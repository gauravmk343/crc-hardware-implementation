==> flow/design.v <==
`timescale 1ns / 1ps
module CRC_top#(
    parameter N = 11,
    parameter M = 5
)(
    input Clk, 
    input reset, 
    input [N-1:0] data_in,
    input [M-1:0] polynomial, 
    input error_enable,
    output  [N-1:0] data_out,
    output   error_check
    );
wire [N+M-2:0] divider_to_error_gen__encoded_data;
wire [N+M-2:0] error_gen_to_error_det__error_data;
DIVIDER divider (
    .Clk(Clk),
    .reset(reset),
    .Data_in(data_in),
    .polynomial(polynomial),
    .crc_encoded_data(divider_to_error_gen__encoded_data)
);
ERROR_DETECTION error_detection (
    .Clk(Clk),
    .reset(reset),
    .encoded_data(error_gen_to_error_det__error_data), 
    .polynomial(polynomial),
    .final_data(data_out),
    .error_check(error_check)
);
Error_generator error_gen (
    .data_in(divider_to_error_gen__encoded_data),
    .enable_error(error_enable),
    .error_data(error_gen_to_error_det__error_data)
);
endmodule
`timescale 1ns / 1ps
module DIVIDER #(
    parameter N = 11, 
    parameter M = 5
)(
    input Clk, 
    input reset,
    input [N-1:0] Data_in, 
    input [M-1:0] polynomial, 
    output reg [N+M-2:0] crc_encoded_data
    );
reg [N+M-2:0] dividend;
reg [M-2:0] remainder = 0;
reg [$clog2(N+M):0] shift_count= 0;
always @ (posedge Clk or posedge reset) begin
    if (reset) begin
        shift_count <= 0;
        remainder <= 0;
    end
    else begin
        if (shift_count == N+1) begin
            remainder = dividend[N+M-2:N];
            crc_encoded_data <= {Data_in, remainder};
        end
        else if (shift_count == 0) begin
            dividend = {Data_in, remainder[M-2:0]};
            dividend[N+M-2:N-1] <= dividend[N+M-2:N-1]^polynomial;
            shift_count = shift_count + 1;
        end
        else begin
            if (dividend[N+M-2] == 1) begin
                dividend[N+M-2:N-1] <= dividend[N+M-2:N-1]^polynomial;
            end
            else begin
                dividend <= dividend << 1'b1;
                shift_count <= shift_count + 1;
            end
        end
    end
end
endmodule
`timescale 1ns / 1ps
module ERROR_DETECTION#(
    parameter N = 11,
    parameter M = 5
)(
    input Clk,
    input reset,
    input [N+M-2:0] encoded_data, 
    input [M-1:0] polynomial,
    output reg [N-1:0] final_data,
    output reg error_check
    );
reg [N+M-2:0] dividend;
reg [M-2:0] remainder;
reg [$clog2(N+M):0] shift_count= 0;
always @ (posedge Clk or posedge reset) begin
    if (reset) begin
        shift_count <= 0;
        remainder <= 0;
    end
    else if(encoded_data!= 0) begin
        if (shift_count == N+1) begin
            remainder = dividend[N+M-2:N];
            final_data <= encoded_data[N+M-2:M-1];
            if (remainder == 0) 
                error_check <= 0;
            else 
                error_check <= 1;
        end
        else if (shift_count == 0) begin
            dividend = encoded_data;
            dividend[N+M-2:N-1] <= dividend[N+M-2:N-1]^polynomial;
            shift_count = shift_count + 1;
        end
        else begin
            if (dividend[N+M-2] == 1) begin
                dividend[N+M-2:N-1] <= dividend[N+M-2:N-1]^polynomial;
            end
            else begin
                dividend <= dividend << 1'b1;
                shift_count <= shift_count + 1;
            end
        end
    end
end   
endmodule
`timescale 1ns / 1ps
module Error_generator#(
    parameter N = 11,
    parameter M = 5
)(
    input [N+M-2:0] data_in,
    input enable_error,
    output reg [N+M-2:0] error_data
    );
always @ (data_in) begin
    if (enable_error) begin
        error_data[6:0] <= data_in[6:0];
        error_data[7] <= ~data_in[7];
        error_data[N+M-2:8] <= data_in[N+M-2:8];
    end
    else
        error_data <= data_in;
end
endmodule
# From RTL to reports: CRC_top
# What the tools print for CRC_top, step after step.
# Line numbers count from 1 in the design file above.
# Operators: Yosys type, input widths -> output width; for muxes data width and select width s.
# The mark n/a stands for no value.
# inputs
design	CRC_top
clock	Clk
library	sky130hd
pvt_corner	tt_025C_1v80

# Word level
# Counts by Yosys on the flattened word-level netlist (proc, flatten, opt, wreduce; memories kept). Register bits leave out memories and registers merged into their read ports (data or address). Print and check cells are left out. Cells with the same type and inputs are merged into one.
# word_totals
register_bits	71
inputBits	19
out_inout_bits	12
word_cells	50
# op_classes
n_addsub	2
eq_ne	4
mux	14
n_logic	8
reduce_and_logical	12
# op_table
operator	count
$mux 10	4
$mux 5	8
$xor 5x5->5	4
$reduce_bool 15->1	1
$reduce_and 3->1	4
$add 5x1->5 const B	2
$eq 5x4->1 const B	2
$logic_not 5->1	2
$reduce_and 2->1	3
$not 1->1	4
$ne 2x2->1 const B	2
$logic_not 4->1	1
$reduce_and 4->1	1
$mux 1	2

# Logic depth
# Longest topological path by Yosys (ltp), each cell counted once; first at word level (registers and memories cut), then after technology mapping (sequential cells cut; the memories' decode and read muxes count).
# depth
ltp_word	4
abc_area	0
ltp_mapped	7
ltp_nobuf	6

# Netlist
# Yosys stat after the flow's synthesis: flattened, memories mapped to cells. It holds for the ABC_AREA given above (unset counts as 0); a run with the other value may have another netlist.
# The area totals of this step are shown rounded.
# by_type
type	count
sky130_fd_sc_hd__edfxtp_1	57
sky130_fd_sc_hd__dfrtp_1	14
sky130_fd_sc_hd__nand2_1	51
sky130_fd_sc_hd__xnor2_1	13
sky130_fd_sc_hd__mux2_2	10
sky130_fd_sc_hd__nor2_1	22
sky130_fd_sc_hd__a21oi_1	13
sky130_fd_sc_hd__ha_1	4
sky130_fd_sc_hd__nand3_1	9
sky130_fd_sc_hd__inv_1	10
sky130_fd_sc_hd__o221ai_1	4
sky130_fd_sc_hd__nor4_1	5
sky130_fd_sc_hd__nor4b_1	3
sky130_fd_sc_hd__and2_1	3
sky130_fd_sc_hd__a21oi_4	1
sky130_fd_sc_hd__o32ai_2	1
sky130_fd_sc_hd__a211oi_1	2
sky130_fd_sc_hd__buf_8	1
# Other cell types: 26; their cells: 34.
# mapped
mapped_cells	257
synth_area_um2	3180
seq_area_um2	2060
ff_cells	71
buffers	8
# The figures by module come from a second, unflattened synthesis with its own total; it is not the netlist above.
# hier_totals
hier_cells	280
hier_area_um2	3300
# Each row is one instance without its submodules.
# modules
mod	instances	n_cells	area_um2
DIVIDER	1	140	1730
ERROR_DETECTION	1	125	1460
Error_generator	1	15	114
CRC_top	1	0	0.0

# Path before layout
# Source: OpenSTA report_checks on the synthesized netlist (no wires, ideal clock, input and output delay 20% of the period each), path of least setup slack; recovery checks are left aside. Register names are those of the netlist, which keeps one name where synthesis merged equal registers.
# synth_path
path_type	in2reg
from	in error_enable
to	reg error_detection.error_check
clock_period_ns	4.18
setup_time_ns	0.413
launch_ns	0.836
arrival_ns	2.489
required_ns	3.767
path_slack_ns	1.278
delay_ns	2.066
driving_pins	4
period_less_setup_slack_ns	2.902
# "delay_ns" = arrival - input delay + setup time.
# "driving_pins": output pins that drive a net of the path, with the launching flip-flop's if there is one; two outputs of one cell count as two.
# "period_less_setup_slack_ns" is the clock period less the worst setup slack; recovery checks do not enter. This is arithmetic on one report: input and output delays are still those of the set period (20% each).
# The rows between start and end are the longest chain of elaborated cells between them; the timing report does not say that the signal goes this way. Where chains are equally long, one stands for them.
# Each line given opens the expression or statement behind the cell; cells for indexed reads and writes are added by Yosys, which also makes memories of some case tables.
# synth_via
cell_sequence	sky130_fd_sc_hd__xnor2_1 sky130_fd_sc_hd__nand3_1 sky130_fd_sc_hd__nor2_1 sky130_fd_sc_hd__nor4_1
elab_chain_cells	3
cells_between	3
cone_lines	2
cone_classes	mux (1); reduce/logical (2)
# synth_rtl
element	line_no	text
from (decl)	10	input error_enable,
$mux 1	134	if (enable_error) begin
$reduce_bool 15->1	98	else if(encoded_data!= 0) begin
$reduce_and 3->1	n/a
to (assign)	103	error_check <= 0;
to (assign)	105	error_check <= 1;
to (decl)	88	output reg error_check

# Worst path after layout
# Path of least setup slack in the final report of record 1 (OpenROAD, finished layout, wires in). Where an end is a register, its clock arrival counts in the times.
# layout_path
path_type	in2reg
from	in error_enable
to	reg error_detection.dividend[7]
clock_period_ns	4.43
setup_time_ns	0.37
launch_ns	0.89
arrival_ns	2.61
required_ns	4.39
path_slack_ns	1.78
driving_pins	5
# The rows between start and end are the longest chain of elaborated cells between them; the timing report does not say that the signal goes this way. Where chains are equally long, one stands for them.
# Only ways into the end's enable, where the timed path ends, are counted here.
# layout_via
cell_sequence	sky130_fd_sc_hd__clkdlybuf4s50_1 sky130_fd_sc_hd__xnor2_1 sky130_fd_sc_hd__nand3_1 sky130_fd_sc_hd__o22ai_1 sky130_fd_sc_hd__nor2_1
elab_chain_cells	3
cells_between	3
cone_lines	2
cone_classes	mux (1); reduce/logical (2)
# layout_rtl
element	line_no	text
from (decl)	10	input error_enable,
$mux 1	134	if (enable_error) begin
$reduce_bool 15->1	98	else if(encoded_data!= 0) begin
$reduce_and 4->1	n/a
to (assign)	108	dividend = encoded_data;
to (assign)	117	dividend <= dividend << 1'b1;
to (decl)	90	reg [N+M-2:0] dividend;

# 2 stored runs of CRC_top in the flow (synthesis by Yosys, layout by OpenROAD, sky130hd cells), in arbitrary order. Constraints: input delay and output delay 20% of the set period each, output load 0.01 pF.
# By "power_mw" is meant OpenSTA's value without simulated activity: inputs other than the clock are taken to toggle once in ten clock periods, and the tool carries that through the logic.
# Results are given in rounded form.
# A setting shown as . is not set for that run.
stored run	period_ns	CORE_UTILIZATION	PLACE_DENSITY_LB_ADDON	CORE_ASPECT_RATIO	CORE_MARGIN	ABC_AREA	MAX_ROUTING_LAYER	CAP_MARGIN	SLEW_MARGIN	SETUP_SLACK_MARGIN	CELL_PAD_IN_SITES_DETAIL_PLACEMENT	GPL_TIMING_DRIVEN	GPL_ROUTABILITY_DRIVEN	CTS_CLUSTER_SIZE	MIN_ROUTING_LAYER	final_die_area_um2	final_util_pct	setup_ws_ns	power_mw	synth_chip_area_um2	final_setup_tns_ns
record 1	4.43	30	0.16	1.44	9	0	met4	20	20	.	.	.	.	.	.	14700	38.9	1.78	2.49	3180	0.000
record 2	4.85	36	0.22	.	2	1	.	15	20	0.42	1	0	1	86	met2	9770	44.5	1.97	2.27	3240	0.000
